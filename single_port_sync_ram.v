==> flow/design.v <==
module single_port_sync_ram #(parameter ADDR_WIDTH = 4, DATA_WIDTH = 8, DEPTH = 16) (clk, addr, data, cs, we, oe);
	input clk;
	input [ADDR_WIDTH-1:0] addr;
	inout [DATA_WIDTH-1:0] data;
	input cs;
	input we;
	input oe;
	reg [DATA_WIDTH-1:0] tmp_data;
	reg [DATA_WIDTH-1:0] mem [DEPTH-1:0];
	always @ (posedge clk) begin
		if(cs & we)
			mem[addr] <= data;
	end
	always @ (posedge clk) begin
		if(cs & ~we)
			tmp_data <= mem[addr];
	end
	assign data  = cs & oe & ~we ? tmp_data : 'hz;
endmodule
## Step by step through the tools: single_port_sync_ram

The steps from the RTL of single_port_sync_ram to its reports follow in flow order.
Lines are those of the file above, counted from 1.
A cell with -- has no value.

| inputs | value |
|---|---|
| top | single_port_sync_ram |
| clock input | clk |
| library | sky130hd |
| corner | tt_025C_1v80 |

## Word-level counts

Counts by Yosys on the flattened word-level netlist (proc, flatten, opt, wreduce; memories kept). Register bits leave out memories and registers merged into their read ports (data or address); mux counts leave out enables and synchronous resets folded into registers. Print and check cells are left out. Cells with the same type and inputs are merged into one.
Memory sizes are those after Yosys's memory passes, which may raise the word count (mostly to a power of two), join words into wider ones and drop unused or constant bits.

| bit counts | value |
|---|---|
| memories kept | 1 |
| word width x clocked read ports | 8 |
| memory bits (writable) | 128 |
| bits of input ports | 8 |
| output and inout bits | 8 |
| bits in registers | 0 |
| word-level cells | 10 |

Memory list:

| name | depth | bits a word | rd ports | wr ports | line | source |
|---|---|---|---|---|---|---|
| mem | 16 | 8 | 1 | 1 | 9 | `reg [DATA_WIDTH-1:0] mem [DEPTH-1:0];` |

| operators by class | value |
|---|---|
| muxes and demuxes | 4 |
| bitwise gates (word level) | 5 |

Operators with widths:

| operator | number |
|---|---|
| 8-bit two-way mux | 2 |
| 1-bit bitwise AND | 4 |
| 4-bit two-way mux | 1 |
| 1-bit NOT | 1 |
| 1-bit two-way mux | 1 |

## Logic depth

Longest topological path by Yosys (ltp), each cell counted once; first at word level (registers and memories cut), then after technology mapping (sequential cells cut; the memories' decode and read muxes count).

| logic depth | value |
|---|---|
| depth after elaboration | 4 |
| ABC_AREA | 0 |
| gate-level depth with buffers | 5 |
| mapped depth without buffers | 3 |

## After synthesis

The flow's flattened synthesis, as Yosys stat reports it; memories are mapped. The netlist is that of the ABC_AREA named above (0 if unset); the other value can give another one.

| synthesis totals | value |
|---|---|
| flip-flop cells | 136 |
| sequential area | 4,083.9 µm² |
| cell area after synthesis | 5,237.5 µm² |
| standard cells after synthesis | 234 |
| buffer cells | 13 |

Cells by type:

| cell | number | total area (µm²) |
|---|---|---|
| sky130_fd_sc_hd__edfxtp_1 | 136 | 4.08E+03 |
| sky130_fd_sc_hd__mux4_1 | 16 | 420.403 |
| sky130_fd_sc_hd__mux4_2 | 16 | 360.346 |
| sky130_fd_sc_hd__a22oi_1 | 16 | 120.115 |
| sky130_fd_sc_hd__nor2_1 | 13 | 48.797 |
| sky130_fd_sc_hd__nand2_1 | 10 | 37.536 |
| sky130_fd_sc_hd__buf_6 | 2 | 22.522 |
| sky130_fd_sc_hd__nor3_1 | 4 | 20.019 |
| sky130_fd_sc_hd__clkbuf_1 | 5 | 18.768 |
| sky130_fd_sc_hd__nor2b_1 | 3 | 18.768 |
| sky130_fd_sc_hd__nand4b_1 | 2 | 17.517 |
| sky130_fd_sc_hd__buf_2 | 3 | 15.014 |
| sky130_fd_sc_hd__buf_8 | 1 | 15.014 |
| sky130_fd_sc_hd__nand2b_1 | 2 | 12.512 |
| sky130_fd_sc_hd__buf_1 | 2 | 7.507 |
| sky130_fd_sc_hd__and2_1 | 1 | 6.256 |
| sky130_fd_sc_hd__nand4_1 | 1 | 6.256 |
| sky130_fd_sc_hd__or3_1 | 1 | 6.256 |

## Path before layout

OpenSTA on the mapped netlist: ideal clock, no wires. The path of least setup slack (recovery checks aside). Input and output delay are each 20% of the period. Register names are those of the netlist, which keeps one name where synthesis merged equal registers.

| timing path after synthesis | value |
|---|---|
| kind | input to register |
| start point | input port addr[0] |
| end point | memory mem[0][0] |
| clock period | 2.62 ns |
| data arrival time | 1.863 ns |
| launch time at the first pin | 0.524 ns |
| library setup time | 0.383 ns |
| data required time | 2.237 ns |
| driving pins on the path | 4 |
| path delay | 1.722 ns |
| input delay | 0.524 ns |
| slack | 0.374 ns |
| path buffers | 2 |
| period reached after synthesis | 2.246 ns |

"path delay" = arrival - input delay + setup time.
"driving pins on the path": output pins that drive a net of the path, with the launching flip-flop's if there is one; two outputs of one cell count as two.
"period reached after synthesis" = period - worst setup slack (recovery checks aside). The figure is calculated, with input and output delays left at 20% of the set period.
Between the ends stands the longest chain of elaborated cells between them, by number of cells; it is not shown to be the way that was timed. Of several equally long chains one is given.
Each line given opens the expression or statement behind the cell; cells for indexed reads and writes are added by Yosys, which also makes memories of some case tables.

| between the ends, after synthesis | value |
|---|---|
| path through | sky130_fd_sc_hd__buf_6 sky130_fd_sc_hd__buf_2 sky130_fd_sc_hd__or3_1 sky130_fd_sc_hd__nor3_1 |
| length of the longest elaborated chain | 1 |
| elaborated cells on any way between the ends | 1 |
| source lines of those cells | 1 |
| classes of those cells | 1 x mux |

RTL lines, path after synthesis:

| element | line | source |
|---|---|---|
| start: declaration | 3 | `input [ADDR_WIDTH-1:0] addr;` |
| 4-bit two-way mux | 11 | `if(cs & we)` |
| end: declaration | 9 | `reg [DATA_WIDTH-1:0] mem [DEPTH-1:0];` |

## Timing after layout

From the final timing report of flow run A: the path of least setup slack in the routed layout; clock arrival at registers is part of the times.

| timing path after layout | value |
|---|---|
| kind | input to register |
| start point | input port addr[1] |
| end point | memory mem[7][3] |
| data required time | 3.40 ns |
| library setup time | 0.37 ns |
| launch time at the first pin | 0.67 ns |
| input delay | 0.67 ns |
| slack | 0.82 ns |
| clock period | 3.37 ns |
| driving pins on the path | 4 |
| path buffers | 2 |
| data arrival time | 2.58 ns |

Between the ends stands the longest chain of elaborated cells between them, by number of cells; it is not shown to be the way that was timed. Of several equally long chains one is given.

| between the ends, after layout | value |
|---|---|
| path through | sky130_fd_sc_hd__buf_2 sky130_fd_sc_hd__buf_1 sky130_fd_sc_hd__nand4_1 sky130_fd_sc_hd__nor2_1 |
| length of the longest elaborated chain | 1 |
| elaborated cells on any way between the ends | 1 |
| source lines of those cells | 1 |
| classes of those cells | 1 x mux |

RTL lines, path after layout:

| element | line | source |
|---|---|---|
| start: declaration | 3 | `input [ADDR_WIDTH-1:0] addr;` |
| 4-bit two-way mux | 11 | `if(cs & we)` |
| end: declaration | 9 | `reg [DATA_WIDTH-1:0] mem [DEPTH-1:0];` |

Module single_port_sync_ram, platform sky130hd: 2 stored runs of the flow (Yosys, OpenROAD) with differing settings, in no particular order. Input and output delays are each 20% of the period that was set; the output load is 0.01 pF.
"achieved clock period" is the run's clock period less its worst setup slack. It is reckoned from that one timing run; input and output delays stay at 20% of the period that was set.
"allowed time less slack (worst setup path)" = time allowed to the worst setup path (clock period - input delay - output delay, where it has them) - its slack; a late launch clock adds to it, a late capture clock takes from it.
"total power of the final layout": no workload was simulated; the value follows from the tool's default switching activity.

#### Flow run A

| setting | value |
|---|---|
| period_ns | `3.37` |
| CORE_UTILIZATION | `30` |
| PLACE_DENSITY_LB_ADDON | `0.01` |
| CORE_MARGIN | `5` |
| GPL_TIMING_DRIVEN | `0` |
| CTS_CLUSTER_DIAMETER | `80` |
| SLEW_MARGIN | `35` |
| MAX_ROUTING_LAYER | `met5` |
| CAP_MARGIN | `20` |

| result | value |
|---|---|
| area of the synthesized netlist | 5,237.5 µm² |
| overall die area | 20,200.9 µm² |
| standard-cell area after layout | 6,214.7 µm² |
| post-route utilization | 36.1% |
| lowest setup slack | 0.820 ns |
| post-route setup TNS | 0.000 ns |
| worst hold slack after layout | 0.357 ns |
| total power of the final layout | 4.002 mW |
| achieved clock period | 2.550 ns |
| allowed time less slack (worst setup path) | 1.88 ns |
| type of the worst setup path | input to register |

#### Flow run B

| setting | value |
|---|---|
| period_ns | `2.8` |
| CORE_UTILIZATION | `55` |
| SETUP_SLACK_MARGIN | `0.4` |
| PLACE_DENSITY | `0.75` |
| HOLD_SLACK_MARGIN | `-0.08` |
| CORE_MARGIN | `8` |
| CELL_PAD_IN_SITES_DETAIL_PLACEMENT | `1` |
| CTS_CLUSTER_SIZE | `67` |
| CAP_MARGIN | `15` |
| MIN_ROUTING_LAYER | `met1` |
| SLEW_MARGIN | `20` |

| result | value |
|---|---|
| area of the synthesized netlist | 5,237.5 µm² |
| overall die area | 12,901.6 µm² |
| standard-cell area after layout | 6,178.4 µm² |
| post-route utilization | 66.9% |
| lowest setup slack | 0.843 ns |
| post-route setup TNS | 0.000 ns |
| worst hold slack after layout | 0.137 ns |
| total power of the final layout | 4.648 mW |
| achieved clock period | 1.957 ns |
| allowed time less slack (worst setup path) | 1.40 ns |
| type of the worst setup path | input to register |
